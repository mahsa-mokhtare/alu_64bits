==> flow/design.v <==
module ID_EX_register(IReadDate1,IReadData2,IRegisterPC,IWB,IM,IEX,ISignExtend,IInstrcution3121,IInstrcution40,OReadDate1,OReadData2,ORegisterPC,OWB,OM,OEX,OSignExtend,OInstrcution3121,OInstrcution40,Clk);
	input[63:0] IReadDate1;
	input[63:0] IReadData2;
	input[63:0] IRegisterPC;
	input[1:0] IWB;
	input[2:0] IM;
	input[2:0] IEX;
	input[63:0] ISignExtend;
	input[10:0] IInstrcution3121;
	input[4:0] IInstrcution40;
	output reg[63:0] OReadDate1;
	output reg[63:0] OReadData2;
	output reg[63:0] ORegisterPC;
	output reg[1:0] OWB;
	output reg[2:0] OM;
	output reg[2:0] OEX;
	output reg[63:0] OSignExtend;
	output reg[10:0] OInstrcution3121;
	output reg[4:0] OInstrcution40;
	input Clk;
	reg[279:0] register;
	always @(posedge Clk)
	begin
		OReadDate1=register[63:0];
		OReadData2=register[127:64];
		ORegisterPC = register[191:128];
		OSignExtend = register[255:192];
		OWB = register[257:256];
		OM = register[260:258];
		OEX = register[263:261];
		OInstrcution3121=register[274:264];
		OInstrcution40=register[279:275];
		register[63:0]=IReadDate1;
		register[127:64]=IReadData2;
		register[191:128]= IRegisterPC;
		register[255:192]=ISignExtend;
		register[257:256]=IWB;
		register[260:258]=IM;
		register[263:261]=OEX;
		register[274:264]= IInstrcution3121;
		register[279:275]=IInstrcution40;
	end
endmodule
==> Reports on ID_EX_register <==
The steps from the RTL of ID_EX_register to its reports follow in flow order.
Lines are those of the file above, counted from 1.
{ "inputs": {"top": "ID_EX_register", "clock": "Clk", "lib": "sky130hd", "corner": "tt_025C_1v80"} }

==> Word level <==
Yosys after proc, flatten, opt, wreduce and memory -nomap, before mapping. Enables and synchronous resets that opt folds into registers are not counted as muxes. Memory bits, and registers merged into a memory's read port (data or address), are not among the register bits. Print and check cells are not counted. Equal cells are merged and count once.
{ "bits": {"input_bits": 281, "ff_bits": 554, "elab_cells": 9} }

==> Logic depth <==
Depth = most cells in a row (Yosys ltp): at word level without a register or memory, in the mapped netlist without a sequential cell, where the memories' decode and read muxes count.
{ "depth": {"word_depth": 0, "ABC_AREA": 0, "ltp_mapped": 1, "mapped_depth_nobuf": 0} }

==> After synthesis <==
Yosys stat after the flow's synthesis: flattened, memories mapped to cells. It holds for the ABC_AREA given above (unset counts as 0); a run with the other value may have another netlist.
The area totals of this step are shown rounded.
{ "synth_totals": {"flip_flops": 554, "yosys_area_mm2": 0.01112, "cell_count": 558, "buf_cells": 3} }
{ "by_type": {"columns": ["type", "n"], "rows": [
  ["sky130_fd_sc_hd__dfxtp_1", 554],
  ["sky130_fd_sc_hd__buf_4", 3],
  ["sky130_fd_sc_hd__conb_1", 1]
]} }

==> Timing after synthesis <==
Source: OpenSTA report_checks on the synthesized netlist (no wires, ideal clock, input and output delay 20% of the period each), path of least setup slack; recovery checks are left aside. Register names are those of the netlist, which keeps one name where synthesis merged equal registers.
{ "synth_path": {"kind": "reg-to-output", "from": "register OInstrcution3121[0]", "to": "output OInstrcution3121[0]", "driving_pins": 1, "t_arrival_ns": 0.331, "launch_ns": 0.000, "output_delay_ns": 0.081, "path_delay_ns": 0.331, "path_buffers": 0, "slack_ns": -0.008, "required_ns": 0.322, "period_ns": 0.403, "period_less_setup_slack_ns": 0.411} }
"path_delay_ns" = arrival - input delay + setup time.
A path that ends at an output port has no setup time.
"driving_pins" counts driving pins, that of a launching flip-flop among them; a cell with two outputs on the path counts twice.
"period_less_setup_slack_ns" = period - worst setup slack (recovery checks aside). The figure is calculated, with input and output delays left at 20% of the set period.
{ "synth_between": {"path_cell_list": "sky130_fd_sc_hd__dfxtp_1", "elab_chain_len": 0} }
{ "synth_lines": {"columns": ["item", "line_no", "text"], "rows": [
  ["start: declaration", 18, "output reg[10:0] OInstrcution3121;"],
  ["start: assignment", 31, "OInstrcution3121=register[274:264];"],
  ["end: declaration", 18, null]
]} }

==> Worst path after layout <==
From the final timing report of job 1: the path of least setup slack in the routed layout; clock arrival at registers is part of the times.
{ "layout_path": {"kind": "reg-to-output", "from": "register OReadData2[46]", "to": "output OReadData2[46]", "t_arrival_ns": 1.12, "launch_ns": 0.58, "output_delay_ns": 0.09, "path_buffers": 1, "slack_ns": -0.75, "required_ns": 0.37, "driving_pins": 2, "period_ns": 0.461} }
{ "layout_between": {"path_cell_list": "sky130_fd_sc_hd__dfxtp_2 -> sky130_fd_sc_hd__buf_6", "elab_chain_len": 0} }
{ "layout_lines": {"columns": ["item", "line_no", "text"], "rows": [
  ["start: declaration", 12, "output reg[63:0] OReadData2;"],
  ["start: assignment", 25, "OReadData2=register[127:64];"],
  ["end: declaration", 12, null]
]} }

## Implementation results

Flow measurements of ID_EX_register on sky130hd: 2 stored runs with different settings, listed in no order. Input and output delays are each 20% of the period that was set; the output load is 0.01 pF.
Results are given in rounded form.

Job 1
==> flow/run.sh <==
#!/bin/bash
# the make line also repeats the synthesis and layout settings of config.mk as NAME=value (left out here)
make -C /OpenROAD-flow-scripts/flow DESIGN_CONFIG=/design/flow/config.mk WORK_HOME=/design/flow/orfs CLKGATE_MAP_FILE= finish
==> flow/config.mk <==
export PLATFORM = sky130hd
export DESIGN_NAME = ID_EX_register
export DESIGN_NICKNAME = ID_EX_register
export VERILOG_FILES = /design/flow/design.v
export SDC_FILE = /design/flow/constraint.sdc
export NUM_CORES = 4
export LEC_CHECK = 0
export ABC_AREA = 0
export CAP_MARGIN = 20
export CELL_PAD_IN_SITES_DETAIL_PLACEMENT = 2
export CORE_ASPECT_RATIO = 0.9
export CORE_MARGIN = 2
export CORE_UTILIZATION = 30
export CTS_CLUSTER_DIAMETER = 392
export CTS_CLUSTER_SIZE = 94
export GPL_ROUTABILITY_DRIVEN = 0
export GPL_TIMING_DRIVEN = 0
export MAX_ROUTING_LAYER = met5
export PLACE_DENSITY_LB_ADDON = 0.19
export SETUP_SLACK_MARGIN = 0.09
export SLEW_MARGIN = 0
==> flow/constraint.sdc <==
create_clock -name core_clock -period 0.461 [get_ports {Clk}]
set_input_delay 0.0922 -clock core_clock [delete_from_list [all_inputs] [get_ports {Clk}]]
set_output_delay 0.0922 -clock core_clock [all_outputs]
set_load 0.01 [all_outputs]

==> results of job 1, as JSON <==
{
  "final_hold_ws_ns": -0.113,
  "yosys.chip_area_mm2": 0.01112,
  "fin_tns_ns": -197.2,
  "final_stdcell_area_mm2": 0.01835,
  "timing.setup.ws_ns": -0.753,
  "design_die_area_mm2": 0.03861
}

Job 2
==> flow/run.sh <==
#!/bin/bash
# the make line also repeats the synthesis and layout settings of config.mk as NAME=value (left out here)
make -C /OpenROAD-flow-scripts/flow DESIGN_CONFIG=/design/flow/config.mk WORK_HOME=/design/flow/orfs CLKGATE_MAP_FILE= finish
==> flow/config.mk <==
export PLATFORM = sky130hd
export DESIGN_NAME = ID_EX_register
export DESIGN_NICKNAME = ID_EX_register
export VERILOG_FILES = /design/flow/design.v
export SDC_FILE = /design/flow/constraint.sdc
export NUM_CORES = 4
export LEC_CHECK = 0
export ABC_AREA = 1
export CAP_MARGIN = 20
export CELL_PAD_IN_SITES_DETAIL_PLACEMENT = 1
export CELL_PAD_IN_SITES_GLOBAL_PLACEMENT = 3
export CORE_ASPECT_RATIO = 1.12
export CORE_MARGIN = 5
export CORE_UTILIZATION = 58
export CTS_CLUSTER_DIAMETER = 353
export MAX_ROUTING_LAYER = met5
export MIN_ROUTING_LAYER = met1
export PLACE_DENSITY_LB_ADDON = 0.17
export SETUP_SLACK_MARGIN = 0.1
export SLEW_MARGIN = 10
==> flow/constraint.sdc <==
create_clock -name core_clock -period 0.361 [get_ports {Clk}]
set_input_delay 0.0722 -clock core_clock [delete_from_list [all_inputs] [get_ports {Clk}]]
set_output_delay 0.0722 -clock core_clock [all_outputs]
set_load 0.01 [all_outputs]

==> results of job 2, as JSON <==
{
  "outcome": "not finished: placement ended with error PPL-0024"
}
