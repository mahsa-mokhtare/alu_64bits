==> flow/design.v <==
module Ex_mem_register(IAlu,IZero,IAdder,IWB,IM,IReadRegister2,IInstruction,OAlu,OZero,OAdder,OWB,OM,OReadRegister2,OInstruction,Clk);
	input [63:0]IAlu;
	input IZero;
	input [63:0]IAdder;
	input[1:0] IWB;
	input[2:0] IM;
	input [63:0]IReadRegister2;
	input [4:0]IInstruction;
	input Clk;
	output reg [63:0]OAlu;
	output reg OZero;
	output reg [63:0]OAdder;
	output reg[1:0] OWB;
	output reg[2:0] OM;
	output reg [63:0]OReadRegister2;
	output reg [4:0]OInstruction;
	reg [202:0] registers;
	always @(posedge Clk)
	begin 
		OAlu = registers[63:0]; 
		OZero =registers[64];
		OAdder = registers[128:65];
		OWB = registers[130:129];
		OM = registers[133:131];
		OReadRegister2 = registers[197:134];
		OInstruction = registers[202:198];
		registers[63:0]=IAlu; 
		registers[64] = IZero;
	        registers[128:65]=IAdder ;
		registers[130:129] =IWB ;
		registers[133:131] =IM;
	        registers[197:134]=IReadRegister2;
	        registers[202:198]=IInstruction;
	end 
endmodule 
; ---- Step by step through the tools: Ex_mem_register
; What the tools print for Ex_mem_register, step after step.
; Lines are those of the file above, counted from 1.
; Operators carry their Yosys type and port widths (W data, S select, Z words).
; Not given: -
[inputs]
top = Ex_mem_register
clock_port = Clk
cell_library = sky130hd
corner = tt_025C_1v80

; ---- After elaboration
; Yosys after proc, flatten, opt, wreduce and memory -nomap, before mapping. Enables and synchronous resets that opt folds into registers are not counted as muxes. Memory bits, and registers merged into a memory's read port (data or address), are not among the register bits. Print and check cells are not counted. Equal cells are merged and count once.
[word_totals]
ff_bits = 406
input_bits = 204
elab_cells = 8

; ---- Depth
; Yosys ltp: most cells in a row. Word level: on the elaborated netlist, between registers, memories and ports. Mapped: between sequential cells and ports; inverters and the memories' decode and read muxes count.
[logic_depth]
depth_word = 0
ABC_AREA = 0
depth_mapped = 0
depth_no_buf = 0

; ---- Mapped cells and area
; Source: synth_stat.txt of the flow (Yosys; design flattened, memories mapped). It holds for the ABC_AREA given above (unset counts as 0); a run with the other value may have another netlist.
[types]
columns = type, n
row1 = sky130_fd_sc_hd__dfxtp_1, 406
[mapped]
cells = 406
mapped_area_um2 = 8127.8
sequential_area_um2 = 8127.8
ffs = 406
n_buf = 0

; ---- Path before layout
; Path of least setup slack by OpenSTA after synthesis, without wires, with an ideal clock, recovery checks aside; 20% of the period is set as input and as output delay. Where synthesis merged equal registers, the netlist keeps one of their names.
[synth_timing]
kind = register -> output
startpoint = register OAdder[0]
endpoint = output OAdder[0]
tclk_ps = 801
t_first_pin_ps = 0
arrival_time_ps = 331
t_required_ps = 641
slack_ps = 310
delay_ps = 331
driving_pins = 1
period_less_setup_slack_ps = 491
; "delay_ps" is the arrival time less input delay plus setup time.
; At an output port there is no setup time.
; "driving_pins" counts driving pins, that of a launching flip-flop among them; a cell with two outputs on the path counts twice.
; "period_less_setup_slack_ps" = period - worst setup slack (recovery checks aside). The figure is calculated, with input and output delays left at 20% of the set period.
[synth_via]
path_cell_list = sky130_fd_sc_hd__dfxtp_1
elab_chain_len = 0
[synth_rtl]
columns = element, line
row1 = start: declaration, 12  ; output reg [63:0]OAdder;
row2 = start: assignment, 22  ; OAdder = registers[128:65];
row3 = end: declaration, 12

; ---- Worst path after layout
; Path of least setup slack in the final report of run A (OpenROAD, finished layout, wires in). Where an end is a register, its clock arrival counts in the times.
; The path's times are printed in steps of 10 ps; the period is the one set.
[layout_timing]
kind = register -> output
startpoint = register OAlu[7]
endpoint = output OAlu[7]
tclk_ps = 457
t_first_pin_ps = 530
arrival_time_ps = 970
t_required_ps = 370
slack_ps = -600
driving_pins = 2
[layout_via]
path_cell_list = sky130_fd_sc_hd__dfxtp_2 sky130_fd_sc_hd__buf_6
elab_chain_len = 0
[layout_rtl]
columns = element, line
row1 = start: declaration, 10  ; output reg [63:0]OAlu;
row2 = start: assignment, 20  ; OAlu = registers[63:0];
row3 = end: declaration, 10

; Measured data: module Ex_mem_register, platform sky130hd, 2 stored runs of the flow under differing settings, order arbitrary. Input and output delays are each 20% of the period that was set; the output load is 0.01 pF.
; "period_reached_ps" is the run's clock period less its worst setup slack. It is reckoned from that one timing run; input and output delays stay at 20% of the period that was set.
; "critical_path_time_ps" means the part of the period allowed to the worst setup path (the constraints hold back 20% at inputs and 20% at outputs) less its slack; where the path has registers, the arrival times of their clocks count too.
; By "totalPower_mw" is meant OpenSTA's value without simulated activity: inputs other than the clock are taken to toggle once in ten clock periods, and the tool carries that through the logic.
; "critical_path_time_ps" is known to 10 ps.

[run A: settings]
period_ns = 0.457
CORE_UTILIZATION = 23
CAP_MARGIN = 20
CORE_MARGIN = 2
SLEW_MARGIN = 20
[run A: results]
synth_chip_area_um2 = 8127.8
finalCellArea_um2 = 13913.3
totalPower_mw = 73.576
worstSetupSlack_ps = -605
final_hold_ws_ps = -2
finish.utilization_pct = 40.1
critical_path_time_ps = 970
timing.worst_path_kind = register -> output
tns_ps = -118959
period_reached_ps = 1062
design_die_area_um2 = 36858.2

[run B: settings]
period_ns = 0.306
CORE_UTILIZATION = 23
SETUP_SLACK_MARGIN = -0.01
PLACE_DENSITY_LB_ADDON = 0.24
CORE_ASPECT_RATIO = 0.55
CELL_PAD_IN_SITES_GLOBAL_PLACEMENT = 1
GPL_TIMING_DRIVEN = 1
CTS_CLUSTER_SIZE = 33
CTS_CLUSTER_DIAMETER = 186
SLEW_MARGIN = 10
MIN_ROUTING_LAYER = met1
CAP_MARGIN = 20
CORE_MARGIN = 2
[run B: results]
totalPower_mw = 89.020
worstSetupSlack_ps = -774
synth_chip_area_um2 = 8127.8
design_die_area_um2 = 36926.5
tns_ps = -166160
critical_path_time_ps = 1020
timing.worst_path_kind = register -> output
period_reached_ps = 1080
final_hold_ws_ps = -41
finalCellArea_um2 = 13751.9
finish.utilization_pct = 40.0
